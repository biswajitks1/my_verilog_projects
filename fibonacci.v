==> flow/design.v <==
module Fibonacci_generator #(parameter
  DATA_WIDTH=32
) (
  input clk,
  input resetn,
  output [DATA_WIDTH-1:0] out
);
reg [DATA_WIDTH-1:0]prev_val;
reg [DATA_WIDTH-1:0]curr_val;
reg count=0;
always@(posedge clk)begin
    if(!resetn) begin
        prev_val<=1;
        curr_val<=1;
    end    
    else  begin
        prev_val<=curr_val;
        curr_val<=curr_val+prev_val;
    end
end
assign out = prev_val;
endmodule
======== Step by step through the tools: Fibonacci_generator ========
The steps from the RTL of Fibonacci_generator to its reports follow in flow order.
Line numbers count from 1 in the design file above.
Operators carry their Yosys type and port widths (W data, S select, Z words).
Library cell names are shortened.
A cell with - has no value.
inputs
  design top .............................. Fibonacci_generator
  clock ................................... clk
  library ................................. sky130hd
  library corner .......................... tt_025C_1v80

======== Elaborated design ========
Source: Yosys, flattened and elaborated, memories not mapped. Widths are those after wreduce; folded enables and synchronous resets count as part of the registers. Registers that Yosys merges into a memory's read port (data or address) are not register bits. Print and check cells do not count. Equal cells are merged and count once.
word-level totals
  flip-flop bits (word level) ............. 64
  input port bits ......................... 2
  cells after elaboration ................. 3
  output and inout port bits .............. 32
operators by class
  $add $sub $neg .......................... 1
operator list
  operator          count
  $add A32 B32 Y32  1

======== Depth ========
Yosys ltp: most cells in a row. Word level: on the elaborated netlist, between registers, memories and ports. Mapped: between sequential cells and ports; inverters and the memories' decode and read muxes count.
depth
  depth after elaboration ................. 1
  ABC_AREA ................................ 0
  gate-level depth with buffers ........... 8
  depth with buffers taken out ............ 8

======== Netlist ========
Source: synth_stat.txt of the flow (Yosys; design flattened, memories mapped). It holds for the ABC_AREA given above (unset counts as 0); a run with the other value may have another netlist.
cell types
  cell      count  area in all (µm²)
  dfxtp_1   64     1.28E+03
  ha_1      31     387.872
  and2_1    35     218.96
  a21oi_1   38     190.182
  nor2_1    28     105.101
  o21ai_0   21     105.101
  nand2_1   26     97.594
  xnor2_1   10     87.584
  xor2_1    9      78.826
  a21o_1    9      67.565
  nor3_1    12     60.058
  nand4_1   9      56.304
  o21a_1    6      45.043
  nand3_1   8      40.038
  clkbuf_1  10     37.536
  nand2b_1  6      37.536
  o21bai_1  5      37.536
  buf_6     3      33.782
Not listed: further types 44, cells in them 81.
synthesis totals
  cell count .............................. 411
  area of sequential cells ................ 1,281.2 µm²
  cell area after synthesis ............... 3,623.5 µm²
  flip-flops .............................. 64
  buffer cells ............................ 22

======== Path before layout ========
Path of least setup slack by OpenSTA after synthesis, without wires, with an ideal clock, recovery checks aside; 20% of the period is set as input and as output delay. Where synthesis merged equal registers, the netlist keeps one of their names.
timing path post-synthesis
  kind .................................... reg2reg
  start ................................... reg prev_val[0]
  end ..................................... reg curr_val[30]
  data required time ...................... 3,524 ps
  launch time at the first pin ............ 0 ps
  arrival ................................. 2,361 ps
  delay of the path ....................... 2,457 ps
  setup slack ............................. 1,164 ps
  stages .................................. 9
  buffers on the path ..................... 0
  setup time .............................. 96 ps
  period .................................. 3,620 ps
  synthesis period reached ................ 2,456 ps
"delay of the path" = arrival - input delay + setup time.
"stages" counts driving pins, that of a launching flip-flop among them; a cell with two outputs on the path counts twice.
"synthesis period reached" is the clock period less the worst setup slack; recovery checks do not enter. This is arithmetic on one report: input and output delays are still those of the set period (20% each).
The rows between start and end are the longest chain of elaborated cells between them; the timing report does not say that the signal goes this way. Where chains are equally long, one stands for them.
Each line given opens the expression or statement behind the cell; cells for indexed reads and writes are added by Yosys, which also makes memories of some case tables.
on the way, post-synthesis
  cells stage by stage .................... dfxtp_1 -> ha_1 -> fa_1 -> a21o_1 -> a221oi_2 -> o311a_4 -> a211oi_4 -> or4_1 -> o311ai_1
  cells in the longest elaborated chain ... 1
  elaborated cells between the ends (all ways) .. 1
  RTL lines with such cells ............... 1
  classes of those cells .................. 1 x add/sub
ends and longest elaborated chain, post-synthesis
  item                RTL line  text
  start: declaration  8         reg [DATA_WIDTH-1:0]prev_val;
  start: assignment   13        prev_val<=1;
  start: assignment   17        prev_val<=curr_val;
  $add A32 B32 Y32    18        curr_val<=curr_val+prev_val;
  end: assignment     14        curr_val<=1;
  end: assignment     18
  end: declaration    9         reg [DATA_WIDTH-1:0]curr_val;

======== Worst path after layout ========
From the final timing report of record 1: the path of least setup slack in the routed layout; clock arrival at registers is part of the times.
The path's times are printed in steps of 10 ps; the period is the one set.
timing path after layout
  kind .................................... reg2reg
  start ................................... reg curr_val[0]
  end ..................................... reg curr_val[28]
  launch time at the first pin ............ 340 ps
  data required time ...................... 2,420 ps
  period .................................. 2,150 ps
  stages .................................. 9
  arrival ................................. 2,540 ps
  buffers on the path ..................... 0
  setup time .............................. 70 ps
  setup slack ............................. -110 ps
The rows between start and end are the longest chain of elaborated cells between them; the timing report does not say that the signal goes this way. Where chains are equally long, one stands for them.
on the way, after layout
  cells stage by stage .................... dfxtp_2 -> ha_4 -> fa_2 -> a21o_1 -> a221o_2 -> a21oi_4 -> o41ai_2 -> a21oi_1 -> mux2i_1
  cells in the longest elaborated chain ... 1
  elaborated cells between the ends (all ways) .. 1
  RTL lines with such cells ............... 1
  classes of those cells .................. 1 x add/sub
ends and longest elaborated chain, after layout
  item                RTL line  text
  start: declaration  9         reg [DATA_WIDTH-1:0]curr_val;
  start: assignment   14        curr_val<=1;
  start: assignment   18        curr_val<=curr_val+prev_val;
  $add A32 B32 Y32    18
  end: assignment     14
  end: assignment     18
  end: declaration    9

Data sheet: physical implementation of Fibonacci_generator

Measured data: module Fibonacci_generator, platform sky130hd, 2 stored runs of the flow under differing settings, order arbitrary. Input and output delays are each 20% of the period that was set; the output load is 0.01 pF.
By "period reached" is meant the clock period of the run minus its worst setup slack. This is arithmetic on one report: input and output delays are still those of the set period (20% each).
"time on the worst setup path" is the time allowed to the run's worst setup path (the clock period less input and output delay, where it has them) less its slack. Clock arrival times count: a late capture clock shortens it, a late launch clock lengthens it.
"total power of the final layout" is the tool's figure for a default switching activity; nothing was simulated.
"time on the worst setup path" is known to 10 ps.

======== record 1 ========
==> flow/run.sh <==
#!/bin/bash
# the make line also repeats the synthesis and layout settings of config.mk as NAME=value (left out here)
make -C /OpenROAD-flow-scripts/flow DESIGN_CONFIG=/design/flow/config.mk WORK_HOME=/design/flow/orfs CLKGATE_MAP_FILE= finish
==> flow/config.mk <==
export PLATFORM = sky130hd
export DESIGN_NAME = Fibonacci_generator
export DESIGN_NICKNAME = Fibonacci_generator
export VERILOG_FILES = /design/flow/design.v
export SDC_FILE = /design/flow/constraint.sdc
export NUM_CORES = 4
export LEC_CHECK = 0
export CAP_MARGIN = 25
export CELL_PAD_IN_SITES_GLOBAL_PLACEMENT = 3
export CORE_MARGIN = 9
export CORE_UTILIZATION = 22
export CTS_CLUSTER_DIAMETER = 233
export GPL_ROUTABILITY_DRIVEN = 0
export MAX_ROUTING_LAYER = met4
export SETUP_SLACK_MARGIN = 0.42
export SLEW_MARGIN = 20
export TNS_END_PERCENT = 95
==> flow/constraint.sdc <==
create_clock -name core_clock -period 2.15 [get_ports {clk}]
set_input_delay 0.4300 -clock core_clock [delete_from_list [all_inputs] [get_ports {clk}]]
set_output_delay 0.4300 -clock core_clock [all_outputs]
set_load 0.01 [all_outputs]

-------- measured, record 1 --------
  time on the worst setup path ............ 2,260 ps
  class of the worst setup path ........... reg2reg
  post-route worst hold slack ............. 462 ps
  area of the standard cells in the finished layout .. 5,552.8 µm²
  total die area .......................... 21,413.9 µm²
  period reached .......................... 2,265 ps
  worst setup slack after layout .......... -115 ps
  sum of negative setup slack ............. -529 ps
  total power of the final layout ......... 4.376 mW
  synthesized cell area ................... 3,623.5 µm²
  post-route utilization .................. 34.7%

======== record 2 ========
==> flow/run.sh <==
#!/bin/bash
# the make line also repeats the synthesis and layout settings of config.mk as NAME=value (left out here)
make -C /OpenROAD-flow-scripts/flow DESIGN_CONFIG=/design/flow/config.mk WORK_HOME=/design/flow/orfs CLKGATE_MAP_FILE= finish
==> flow/config.mk <==
export PLATFORM = sky130hd
export DESIGN_NAME = Fibonacci_generator
export DESIGN_NICKNAME = Fibonacci_generator
export VERILOG_FILES = /design/flow/design.v
export SDC_FILE = /design/flow/constraint.sdc
export NUM_CORES = 4
export LEC_CHECK = 0
export CAP_MARGIN = 20
export CELL_PAD_IN_SITES_GLOBAL_PLACEMENT = 2
export CORE_MARGIN = 2
export CORE_UTILIZATION = 55
export CTS_CLUSTER_SIZE = 54
export GPL_TIMING_DRIVEN = 0
export HOLD_SLACK_MARGIN = -0.09
export MAX_ROUTING_LAYER = met4
export PLACE_DENSITY = 0.55
export SETUP_SLACK_MARGIN = 0.99
export SLEW_MARGIN = 35
==> flow/constraint.sdc <==
create_clock -name core_clock -period 4.01 [get_ports {clk}]
set_input_delay 0.8020 -clock core_clock [delete_from_list [all_inputs] [get_ports {clk}]]
set_output_delay 0.8020 -clock core_clock [all_outputs]
set_load 0.01 [all_outputs]

-------- record 2 --------
  incomplete, placement halted on GPL-0301
