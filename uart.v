==> flow/design.v <==
module uart(
	input clk_50M,	 
	output tx		 
);
reg [7:0] out;
assign tx=out;
parameter [8:0]clks_per_bit=9'b110110010;
parameter idle=8'b001;
parameter tx_start=8'b000;
parameter [7:0]tx_data=8'b00101;
parameter [7:0]tx_data2=8'b00111;
parameter [7:0]tx_data3=8'b01111;
parameter [7:0]tx_data4=8'b11011;
parameter [7:0]tx_data5=8'b11101;
parameter [7:0]tx_data6=8'b11110;
parameter tx_stop=8'b0011;
reg [7:0] s_Main=idle;
reg [21:0] clk_count=0;
reg[7:0] count=1;
always@(posedge clk_50M) begin
	clk_count=clk_count+1;
	case(s_Main)
		idle:if(count<=4)begin
					if(clk_count<=clks_per_bit)begin
						out=1;
					end
					else begin
						s_Main=tx_start;
						clk_count=0;
					 end
				end
				else begin
					out=1;
				end	
		tx_start:if(clk_count<=clks_per_bit)begin
						out=0;
					end
				else begin
						if(count==1)begin
					s_Main=tx_data;
					clk_count=0;
						end
						if(count==2)begin
					s_Main=tx_data2;
					clk_count=0;
						end
						if(count==3)begin
					s_Main=tx_data5;
					clk_count=0;
						end
						if(count==4)begin
					s_Main=tx_data6;
					clk_count=0;
						end
					end
		tx_data:if(clk_count<=clks_per_bit)begin
						out=1;
					end
					else if(clk_count>clks_per_bit && clk_count<=2*clks_per_bit-1)begin
						out=1;
					end
					else if(clk_count>2*clks_per_bit && clk_count<=4*clks_per_bit)begin
						out=0;
					end
					else if(clk_count>4*clks_per_bit && clk_count<=5*clks_per_bit)begin
						out=1;
					end
					else if(clk_count>5*clks_per_bit && clk_count<=6*clks_per_bit)begin
						out=0;
					end
					else if(clk_count>6*clks_per_bit && clk_count<=7*clks_per_bit)begin
						out=1;
					end
					else if(clk_count>7*clks_per_bit && clk_count<=8*clks_per_bit)begin
						out=0;
					end
				   else if(clk_count>8*clks_per_bit)begin
					s_Main=tx_stop;
					count=count+1;
					clk_count=0;
					end
		tx_data2:if(clk_count<=clks_per_bit)begin
						out=0;
					end
					else if(clk_count>clks_per_bit && clk_count<=2*clks_per_bit-1)begin
						out=1;
					end
					else if(clk_count>2*clks_per_bit && clk_count<=6*clks_per_bit)begin
						out=0;
					end
					else if(clk_count>6*clks_per_bit && clk_count<=7*clks_per_bit)begin
						out=1;
					end
					else if(clk_count>7*clks_per_bit && clk_count<=8*clks_per_bit)begin
						out=0;
					end
				   else if(clk_count>8*clks_per_bit)begin
					s_Main=tx_stop;
					clk_count=0;
					count=count+1;
					end
		tx_data5:if(clk_count<=clks_per_bit)begin
						out=0;
					end
					else if(clk_count>clks_per_bit && clk_count<=2*clks_per_bit-1)begin
						out=0;
					end
					else if(clk_count>2*clks_per_bit && clk_count<=3*clks_per_bit)begin
						out=1;
					end					
					else if(clk_count>3*clks_per_bit && clk_count<=4*clks_per_bit)begin
						out=0;
					end
					else if(clk_count>4*clks_per_bit && clk_count<=6*clks_per_bit)begin
						out=1;
					end
					else if(clk_count>6*clks_per_bit && clk_count<=8*clks_per_bit)begin
						out=0;
					end
				   else if(clk_count>8*clks_per_bit)begin
					s_Main=tx_stop;
					clk_count=0;
					count=count+1;
					end
		tx_data6:if(clk_count<=clks_per_bit)begin
						out=1;
					end
					else if(clk_count>clks_per_bit && clk_count<=2*clks_per_bit-1)begin
						out=1;
					end
					else if(clk_count>2*clks_per_bit && clk_count<=4*clks_per_bit)begin
						out=0;
					end
					else if(clk_count>4*clks_per_bit && clk_count<=6*clks_per_bit)begin
						out=1;
					end
					else if(clk_count>6*clks_per_bit && clk_count<=7*clks_per_bit)begin
						out=0;
					end
					else if(clk_count>7*clks_per_bit && clk_count<=8*clks_per_bit)begin
						out=0;
					end
				   else if(clk_count>8*clks_per_bit)begin
					count=count+1;
					s_Main=idle;
					clk_count=0;
					end					
		tx_stop:if(clk_count<=2*clks_per_bit)begin
						out=1;
					end
				  else begin
				    if(count>4)begin
				  s_Main=idle;
				  clk_count=0;
					 end
					 else begin
				  s_Main=tx_start;
				  clk_count=0;
				    end 
				   end
	endcase
end
endmodule
# From RTL to reports: uart
# The steps from the RTL of uart to its reports follow in flow order.
# Line numbers count from 1 in the design file above.
# Cell names lack the library's common part.
# Not given: n/a
# design
top_module	uart
clock_port	clk_50M
cell_library	sky130hd
pvt_corner	tt_025C_1v80

# After elaboration
# Yosys after proc, flatten, opt, wreduce and memory -nomap, before mapping. Memory bits, and registers merged into a memory's read port (data or address), are not among the register bits. Print and check cells are not counted. Equal cells are merged and count once.
# bits
rom_bits	0
input_bits	1
elab_cells	194
mem_bits_rw	0
latch_bits	0
clocked_rd_ports_x_width	0
ff_bits	46
n_memories	0
# classes
shifts	0
cmp	19
n_eq	40
mul	0
add_sub_neg	2
logic	0
n_reduce_logical	17
mux	112
n_div	0
# ops
cell	count
two-way mux 22 bit	29
two-way mux 8 bit	78
parallel mux 22 bit (select 7 bit)	1
parallel mux 8 bit (select 7 bit)	2
> comparator 22 x 12 -> 1 bit (second input constant)	4
less-or-equal comparator 22 x 12 -> 1 bit (second input constant)	4
!= test 2 bit (second input constant)	27
less-or-equal comparator 22 x 10 -> 1 bit (second input constant)	2
> comparator 22 x 11 -> 1 bit (second input constant)	2
less-or-equal comparator 22 x 11 -> 1 bit (second input constant)	2
parallel mux 8 bit (select 4 bit)	1
AND reduction 27 bit	1
equality test 8 x 2 -> 1 bit (second input constant)	3
equality test 8 x 3 -> 1 bit (second input constant)	3
adder 22 x 1 -> 22 bit (second input constant)	1
> comparator 22 x 10 -> 1 bit (second input constant)	1
> comparator 22 x 9 -> 1 bit (second input constant)	1
less-or-equal comparator 22 x 9 -> 1 bit (second input constant)	1
AND reduction 19 bit	1
equality test 8 x 1 -> 1 bit (second input constant)	2
equality test 8 x 5 -> 1 bit (second input constant)	2
logical AND 1 bit	11
adder 8 x 1 -> 8 bit (second input constant)	1
> comparator 8 x 3 -> 1 bit (second input constant)	1
less-or-equal comparator 8 x 3 -> 1 bit (second input constant)	1
logical NOT 8 bit	1
!= test 7 bit (second input constant)	1
nonzero test 7 bit	1
# Not listed: further kinds 5, cells in them 5.

# Depth
# Depth = most cells in a row (Yosys ltp): at word level without a register or memory, in the mapped netlist without a sequential cell, where the memories' decode and read muxes count.
# logic_depth
word_depth	11
abc_area	0
mapped_depth	14
depth_no_buf	10

# After synthesis
# The flow's flattened synthesis, as Yosys stat reports it; memories are mapped. The netlist is that of the ABC_AREA named above (0 if unset); the other value can give another one.
# Totals and module areas in this step are rounded.
# by_type
cell_type	count	type_area_um2
dfxtp_1	22	440.422
edfxtp_1	13	390.374
xnor2_1	22	192.685
a21oi_1	33	165.158
nand2_1	27	101.347
nand3_1	18	90.086
ha_1	7	87.584
o21ai_0	15	75.072
nor2_1	19	71.318
nor3_1	13	65.062
and3_1	10	62.56
clkbuf_1	15	56.304
inv_1	15	56.304
nand2b_1	8	50.048
nand4_1	8	50.048
a211oi_1	6	45.043
and2_1	7	43.792
and4_1	5	43.792
# Not listed: further types 54, cells in them 114.
# mapped
cell_count	377
synth_area_um2	3023
flip_flops	35

# Worst setup path after synthesis
# Path of least setup slack by OpenSTA after synthesis, without wires, with an ideal clock, recovery checks aside; 20% of the period is set as input and as output delay. Where synthesis merged equal registers, the netlist keeps one of their names.
# synth_timing
path_kind	reg-to-reg
from	register clk_count[1]
to	register out[0]
period_ps	3000
path_delay_ps	3050
setup_ps	268
arrival_ps	2782
t_required_ps	2732
path_slack_ps	-50
stages	14
synth_period_reached_ps	3050
# "path_delay_ps" = arrival - input delay + setup time.
# "stages" counts driving pins, that of a launching flip-flop among them; a cell with two outputs on the path counts twice.
# "synth_period_reached_ps" is the clock period less the worst setup slack; recovery checks do not enter. This is arithmetic on one report: input and output delays are still those of the set period (20% each).
# Between the ends stands the longest chain of elaborated cells between them, by number of cells; it is not shown to be the way that was timed. Of several equally long chains one is given.
# Each line given opens the expression or statement behind the cell; cells for indexed reads and writes are added by Yosys, which also makes memories of some case tables.
# A register here has more assigning lines than the two given.
# Ways into the end's enable are left out, as the timed path ends at the data pin.
# synth_via
cell_sequence	dfxtp_1 ha_1 buf_4 and4_1 buf_4 nand4_1 a2111oi_0 o221ai_1 nor4_4 buf_4 nand2_1 o32a_1 o221ai_1 nand4_1
elab_chain_cells	11
# synth_lines
item	line	text
from (decl)	18	reg [21:0] clk_count=0;
from (assign)	21	clk_count=clk_count+1;
from (assign)	29	clk_count=0;
adder 22 x 1 -> 22 bit	21
> comparator 22 x 12 -> 1 bit	74	else if(clk_count>7*clks_per_bit && clk_count<=8*clks_per_bit)begin
logical AND 1 bit	74
two-way mux 8 bit	74
two-way mux 8 bit	71	else if(clk_count>6*clks_per_bit && clk_count<=7*clks_per_bit)begin
two-way mux 8 bit	68	else if(clk_count>5*clks_per_bit && clk_count<=6*clks_per_bit)begin
two-way mux 8 bit	65	else if(clk_count>4*clks_per_bit && clk_count<=5*clks_per_bit)begin
two-way mux 8 bit	62	else if(clk_count>2*clks_per_bit && clk_count<=4*clks_per_bit)begin
two-way mux 8 bit	59	else if(clk_count>clks_per_bit && clk_count<=2*clks_per_bit-1)begin
two-way mux 8 bit	56	tx_data:if(clk_count<=clks_per_bit)begin
parallel mux 8 bit (select 7 bit)	22	case(s_Main)
to (assign)	25	out=1;
to (assign)	33	out=1;
to (decl)	5	reg [7:0] out;

# Path in the finished layout
# From the final timing report of entry A: the path of least setup slack in the routed layout; clock arrival at registers is part of the times.
# The report prints the path's times to 10 ps; the period is as set.
# layout_timing
path_kind	reg-to-reg
from	register clk_count[1]
to	register out[0]
arrival_ps	3870
t_required_ps	6030
setup_ps	270
period_ps	6010
stages	14
path_slack_ps	2160
# Between the ends stands the longest chain of elaborated cells between them, by number of cells; it is not shown to be the way that was timed. Of several equally long chains one is given.
# A register here has more assigning lines than the two given.
# Ways into the end's enable are left out, as the timed path ends at the data pin.
# layout_via
cell_sequence	dfxtp_1 ha_1 buf_4 and4_1 buf_4 nand4_1 a2111oi_0 o221ai_1 nor4_4 buf_4 nand2_1 o32a_1 o221ai_1 nand4_1
elab_chain_cells	11
# layout_lines
item	line	text
from (decl)	18	reg [21:0] clk_count=0;
from (assign)	21	clk_count=clk_count+1;
from (assign)	29	clk_count=0;
adder 22 x 1 -> 22 bit	21
> comparator 22 x 12 -> 1 bit	74	else if(clk_count>7*clks_per_bit && clk_count<=8*clks_per_bit)begin
logical AND 1 bit	74
two-way mux 8 bit	74
two-way mux 8 bit	71	else if(clk_count>6*clks_per_bit && clk_count<=7*clks_per_bit)begin
two-way mux 8 bit	68	else if(clk_count>5*clks_per_bit && clk_count<=6*clks_per_bit)begin
two-way mux 8 bit	65	else if(clk_count>4*clks_per_bit && clk_count<=5*clks_per_bit)begin
two-way mux 8 bit	62	else if(clk_count>2*clks_per_bit && clk_count<=4*clks_per_bit)begin
two-way mux 8 bit	59	else if(clk_count>clks_per_bit && clk_count<=2*clks_per_bit-1)begin
two-way mux 8 bit	56	tx_data:if(clk_count<=clks_per_bit)begin
parallel mux 8 bit (select 7 bit)	22	case(s_Main)
to (assign)	25	out=1;
to (assign)	33	out=1;
to (decl)	5	reg [7:0] out;

--- measured runs ---
Measured data: module uart, platform sky130hd, 2 stored runs of the flow under differing settings, order arbitrary. Input and output delays are each 20% of the period that was set; the output load is 0.01 pF.
"worst_path_ps" is the time allowed to the run's worst setup path (the clock period less input and output delay, where it has them) less its slack. Clock arrival times count: a late capture clock shortens it, a late launch clock lengthens it.
"worst_path_ps" is known to 10 ps.
Values from the reports are rounded here.

Entry A, flow files:
==> flow/run.sh <==
#!/bin/bash
# the make line also repeats the synthesis and layout settings of config.mk as NAME=value (left out here)
make -C /OpenROAD-flow-scripts/flow DESIGN_CONFIG=/design/flow/config.mk WORK_HOME=/design/flow/orfs CLKGATE_MAP_FILE= finish
==> flow/config.mk <==
export PLATFORM = sky130hd
export DESIGN_NAME = uart
export DESIGN_NICKNAME = uart
export VERILOG_FILES = /design/flow/design.v
export SDC_FILE = /design/flow/constraint.sdc
export NUM_CORES = 4
export LEC_CHECK = 0
export ABC_AREA = 0
export CAP_MARGIN = 20
export CELL_PAD_IN_SITES_DETAIL_PLACEMENT = 1
export CORE_MARGIN = 2
export CORE_UTILIZATION = 18
export CTS_CLUSTER_DIAMETER = 321
export GPL_TIMING_DRIVEN = 0
export MAX_ROUTING_LAYER = met4
export MIN_ROUTING_LAYER = met2
export PLACE_DENSITY_LB_ADDON = 0.17
export SLEW_MARGIN = 20
==> flow/constraint.sdc <==
create_clock -name core_clock -period 6.01 [get_ports {clk_50M}]
set_input_delay 1.2020 -clock core_clock [delete_from_list [all_inputs] [get_ports {clk_50M}]]
set_output_delay 1.2020 -clock core_clock [all_outputs]
set_load 0.01 [all_outputs]

==> results of entry A, as CSV <==
result,value
yosys_chip_area_um2,3023
design_die_area_um2,17850
finish.utilization_pct,20.9
cell_area_final_um2,3450
worst_path_ps,3850
path_kind,"reg-to-reg"
final_setup_ws_ps,2158

Entry B, flow files:
==> flow/run.sh <==
#!/bin/bash
# the make line also repeats the synthesis and layout settings of config.mk as NAME=value (left out here)
make -C /OpenROAD-flow-scripts/flow DESIGN_CONFIG=/design/flow/config.mk WORK_HOME=/design/flow/orfs CLKGATE_MAP_FILE= finish
==> flow/config.mk <==
export PLATFORM = sky130hd
export DESIGN_NAME = uart
export DESIGN_NICKNAME = uart
export VERILOG_FILES = /design/flow/design.v
export SDC_FILE = /design/flow/constraint.sdc
export NUM_CORES = 4
export LEC_CHECK = 0
export ABC_AREA = 1
export CAP_MARGIN = 20
export CELL_PAD_IN_SITES_DETAIL_PLACEMENT = 0
export CORE_ASPECT_RATIO = 1.67
export CORE_MARGIN = 2
export CORE_UTILIZATION = 25
export CTS_CLUSTER_SIZE = 21
export GPL_ROUTABILITY_DRIVEN = 0
export GPL_TIMING_DRIVEN = 0
export MAX_ROUTING_LAYER = met5
export SETUP_SLACK_MARGIN = 1.37
export SLEW_MARGIN = 20
==> flow/constraint.sdc <==
create_clock -name core_clock -period 5.58 [get_ports {clk_50M}]
set_input_delay 1.1160 -clock core_clock [delete_from_list [all_inputs] [get_ports {clk_50M}]]
set_output_delay 1.1160 -clock core_clock [all_outputs]
set_load 0.01 [all_outputs]

==> results of entry B, as CSV <==
result,value
yosys_chip_area_um2,3169
design_die_area_um2,13620
finish.utilization_pct,28.5
cell_area_final_um2,3555
worst_path_ps,3390
path_kind,"reg-to-reg"
final_setup_ws_ps,2186
--- end ---
